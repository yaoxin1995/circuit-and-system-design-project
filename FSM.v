==> flow/design.v <==
module FSM (clk, flag_z1, flag_s1, load, reset, scan_en, scan_state,  state
);
	parameter IDLE = 5'b00000;
	parameter INIT1 = 5'b00001;
	parameter INIT2 = 5'b00010;
	parameter INIT3 = 5'b00011;
	parameter INIT4 = 5'b00100;
	parameter CHECK1 = 5'b00101;
	parameter CHECK2 = 5'b00110;
	parameter CHECK3 = 5'b00111;		
	parameter CHECK4 = 5'b01000;		
	parameter CHECK5 = 5'b01001;		
	parameter CHECK6 = 5'b01010;
	parameter CHECK7 = 5'b01011;
	parameter CHECK8 = 5'b01100;
	parameter EXCHANGE1 = 5'b01101;		
	parameter EXCHANGE2 = 5'b01110;		
	parameter EXCHANGE3 = 5'b01111;
	parameter PRELOOP1 = 5'b10000;		
	parameter PRELOOP2 = 5'b10001;
	parameter LOOP1 = 5'b10010;
	parameter LOOP2 = 5'b10011;
    parameter LOOP3 = 5'b10100;
    parameter LOOP4 = 5'b10101;
    parameter LOOP5 = 5'b10110;
    parameter LOOP6 = 5'b10111;
    parameter LOOP7 = 5'b11000;
    parameter LOOP8 = 5'b11001;
    parameter LOOP9 = 5'b11010;
    parameter LOOP10 = 5'b11011;
    parameter LOOP11 = 5'b11100;
    parameter END1 = 5'b11101;
    parameter END2 = 5'b11110;
	input clk;
	input reset;
	input load;
    input flag_z1;
	input flag_s1;
	input scan_en;
	input [4:0] scan_state;
	output [4:0] state;
	reg [4:0] state;
	reg [4:0] next_state;
	always @(posedge clk or posedge reset)
		if(reset) begin
			state <= IDLE;
		end
		else if(scan_en) begin
			state <= scan_state;
		end
		else begin
			state <= next_state;
		end
	always @(state or load or flag_s1 or flag_z1)
		case(state)
			IDLE: 	if(load) begin
						next_state = INIT1;
					end
					else begin
						next_state = IDLE;
					end
			INIT1:	next_state = INIT2;
			INIT2: 	next_state = INIT3;
			INIT3:	next_state = INIT4;
			INIT4:	if(flag_s1) begin
						next_state = IDLE;
					end
					else begin
						next_state = CHECK1;
					end
			CHECK1:	next_state = CHECK2;
			CHECK2:	if(flag_s1) begin
						next_state = IDLE;
					end
					else begin
						next_state = CHECK3;
					end
			CHECK3:	next_state = CHECK4;
			CHECK4:	if(flag_z1) begin
						next_state = END2;
					end
					else begin
						next_state = CHECK5;
					end
			CHECK5:next_state = CHECK6;
			CHECK6:if(flag_z1) begin
						next_state = END2;
					end
					else begin
						next_state = CHECK7;
					end
			CHECK7:next_state = CHECK8;
			CHECK8:if(flag_s1) begin
						next_state = EXCHANGE1;
					end
					else begin
						next_state = PRELOOP1;
					end
            EXCHANGE1:next_state = EXCHANGE2;
            EXCHANGE2:next_state = EXCHANGE3;
            EXCHANGE3:next_state = PRELOOP1;
            PRELOOP1:next_state = PRELOOP2;
            PRELOOP2:next_state = LOOP1;
            LOOP1:next_state = LOOP2;
            LOOP2:next_state = LOOP3;
            LOOP3:next_state = LOOP4;
            LOOP4:next_state = LOOP5;
            LOOP5:next_state = LOOP6;
			LOOP6:if(flag_z1) begin
						next_state = LOOP7;
					end
					else begin
						next_state = LOOP1;
					end
            LOOP7: next_state = LOOP8;
            LOOP8: next_state = LOOP9;
            LOOP9: next_state = LOOP10;
            LOOP10: next_state = LOOP11;
            LOOP11: if(flag_z1) begin
						next_state = END1;
					end
					else begin
						next_state = LOOP1;
					end
            END1: next_state = IDLE;
            END2: next_state = IDLE;
			default: begin 
					next_state = IDLE;
					end
		endcase
endmodule
From RTL to reports: FSM
What the tools print for FSM, step after step. Line numbers count from 1 in the design file above. Operators: Yosys type, input widths -> output width; for muxes data width and select width s. Cell names lack the library's common part. Not given: n/a

Top module: FSM. Clock: clk. Library: sky130hd. Library corner: tt_025C_1v80.

After elaboration
Yosys after proc, flatten, opt, wreduce and memory -nomap, before mapping. Enables and synchronous resets that opt folds into registers are not counted as muxes. Memory bits, and registers merged into a memory's read port (data or address), are not among the register bits. Print and check cells are not counted. Equal cells are merged and count once.

The figure for mux-type cells is 10. The entry for equality and inequality tests reads 28. The figure for reduce/logical cells is 1.

Operator list (count): $pmux 5 s29 (1); $eq 5x5->1 const B (13); $eq 5x4->1 const B (8); $eq 5x3->1 const B (4); $mux 5 (4); $eq 5x2->1 const B (2); $mux 4 (2); $mux 3 (2); $eq 5x1->1 const B (1); $logic_not 5->1 (1); $mux 1 (1).

The entry for cells after elaboration reads 40. Register bits after elaboration: 5. Under input bits stands 11. The figure for output and inout bits is 5.

Depth
Longest topological path by Yosys (ltp), each cell counted once; first at word level (registers and memories cut), then after technology mapping (sequential cells cut; the memories' decode and read muxes count).

The figure for depth after elaboration is 3. For ABC_AREA the number is 0. The figure for depth in mapped cells is 6. The figure for mapped depth without buffers is 5.

After synthesis
Source: synth_stat.txt of the flow (Yosys; design flattened, memories mapped). It holds for the ABC_AREA given above (unset counts as 0); a run with the other value may have another netlist. Totals and module areas in this step are rounded.

For chip area (Yosys) the number is 566 um2. Buffers: 6. The entry for cell count reads 77. For sequential area the number is 125 um2. The entry for flip-flops reads 5.

Cells by type: dfrtp_1 (count 5, total area 125.12 um2); o21ai_0 (count 8, total area 40.038 um2); nand2_1 (count 8, total area 30.029 um2); inv_1 (count 7, total area 26.275 um2); a21oi_1 (count 4, total area 20.019 um2); a221o_1 (count 2, total area 20.019 um2); a2111oi_2 (count 1, total area 15.014 um2); a211oi_1 (count 2, total area 15.014 um2); and2b_1 (count 2, total area 15.014 um2); buf_2 (count 3, total area 15.014 um2); nand3b_1 (count 2, total area 15.014 um2); nand2b_1 (count 2, total area 12.512 um2); nor2b_1 (count 2, total area 12.512 um2); o22ai_1 (count 2, total area 12.512 um2); buf_6 (count 1, total area 11.261 um2); nor2_1 (count 3, total area 11.261 um2); mux2i_1 (count 1, total area 10.01 um2); nor3_1 (count 2, total area 10.01 um2).

Other cell types: 20; their cells: 20.

Timing after synthesis
OpenSTA on the mapped netlist: ideal clock, no wires. The path of least setup slack (recovery checks aside). Input and output delay are each 20% of the period. Register names are those of the netlist, which keeps one name where synthesis merged equal registers.

Path kind: reg2reg. Start: register state[0]. End: register state[4]. For clock period the number is 2.27 ns. Arrival time: 1.355 ns. Path delay: 1.499 ns. Path buffers: 1. Slack: 0.771 ns. Stages on the path: 7. Synthesis period reached: 1.499 ns.

"path delay" is the arrival time less input delay plus setup time. "stages on the path": output pins that drive a net of the path, with the launching flip-flop's if there is one; two outputs of one cell count as two. "synthesis period reached" = period - worst setup slack (recovery checks aside). The figure is calculated, with input and output delays left at 20% of the set period. The rows between start and end are the longest chain of elaborated cells between them; the timing report does not say that the signal goes this way. Where chains are equally long, one stands for them. A line is the first line of the expression or statement that the cell stems from. Yosys adds cells for indexed reads and writes and turns some case tables into memories. At most two assigning lines are given for a register; there are more.

Cells stage by stage: dfrtp_1 > buf_4 > nand2_1 > o21ai_0 > a221o_1 > a211oi_1 > a221oi_1. For cells in the longest elaborated chain the number is 3. Elaborated cells between the ends (all ways): 31. Source lines of those cells: 2. Those cells by class: 28 x eq/ne; 2 x mux; 1 x reduce/logical.

Ends and longest elaborated chain, after synthesis: start, declared (line 41) `output [4:0] state;`; start, assigned (line 49) `state <= scan_state;`; start, assigned (line 52) `state <= next_state;`; $eq 5x5->1 (line 55) `case(state)`; $pmux 5 s29 (line 55); $mux 5 (line 48) `else if(scan_en) begin`; end, assigned (line 49); end, assigned (line 52); end, declared (line 41).

Worst path after layout
From the final timing report of record 2: the path of least setup slack in the routed layout; clock arrival at registers is part of the times.

Path kind: reg2reg. Start: register state[1]. End: register state[4]. Path buffers: 1. Stages on the path: 7. Arrival time: 1.60 ns. Slack: -0.38 ns. For clock period the number is 1.12 ns.

The rows between start and end are the longest chain of elaborated cells between them; the timing report does not say that the signal goes this way. Where chains are equally long, one stands for them. At most two assigning lines are given for a register; there are more.

Cells stage by stage: dfrtp_2 > buf_6 > nand2_4 > o21ai_1 > a221o_1 > a211oi_2 > a221oi_2. For cells in the longest elaborated chain the number is 3. Elaborated cells between the ends (all ways): 31. Source lines of those cells: 2. Those cells by class: 28 x eq/ne; 2 x mux; 1 x reduce/logical.

Ends and longest elaborated chain, after layout: start, declared (line 41) `output [4:0] state;`; start, assigned (line 49) `state <= scan_state;`; start, assigned (line 52) `state <= next_state;`; $eq 5x5->1 (line 55) `case(state)`; $pmux 5 s29 (line 55); $mux 5 (line 48) `else if(scan_en) begin`; end, assigned (line 49); end, assigned (line 52); end, declared (line 41).

Subject: flow runs of FSM

Hi,

2 stored runs of FSM in the flow (synthesis by Yosys, layout by OpenROAD, sky130hd cells), in arbitrary order. Constraints: input delay and output delay 20% of the set period each, output load 0.01 pF. By "critical setup path time" is meant the share of the clock period that the worst setup path is allowed (20% is reserved at inputs, 20% at outputs), minus its slack. Clock arrival times at its registers enter into it. By "overall power" is meant OpenSTA's value without simulated activity: inputs other than the clock are taken to toggle once in ten clock periods, and the tool carries that through the logic. Results are given in rounded form.

Record 1 has these settings: period_ns 1.28; CORE_UTILIZATION 45; PLACE_DENSITY_LB_ADDON 0.24; HOLD_SLACK_MARGIN 0.06; CORE_ASPECT_RATIO 1.51; CELL_PAD_IN_SITES_GLOBAL_PLACEMENT 3; GPL_TIMING_DRIVEN 1; GPL_ROUTABILITY_DRIVEN 1; CTS_CLUSTER_DIAMETER 354; MAX_ROUTING_LAYER met5; CAP_MARGIN 20; CORE_MARGIN 2; SLEW_MARGIN 20. Outcome: no final report: floorplanning broke off with PDN-0185.

Record 2 has these settings: period_ns 1.12; CORE_UTILIZATION 32; PLACE_DENSITY_LB_ADDON 0.1; TNS_END_PERCENT 55; GPL_TIMING_DRIVEN 0; CTS_CLUSTER_SIZE 94; CTS_CLUSTER_DIAMETER 363; CAP_MARGIN 20; CORE_MARGIN 2; SLEW_MARGIN 20. The total die area reads 2,120 um2. The overall power stands at 0.00134 W. The std-cell area (final layout) is 855 um2. The utilization after layout is 0.506. The smallest setup slack stands at -0.379 ns. The measured critical setup path time is 1.50 ns. Type of the worst setup path: reg2reg. The chip area in the Yosys report comes to 566 um2.

Regards
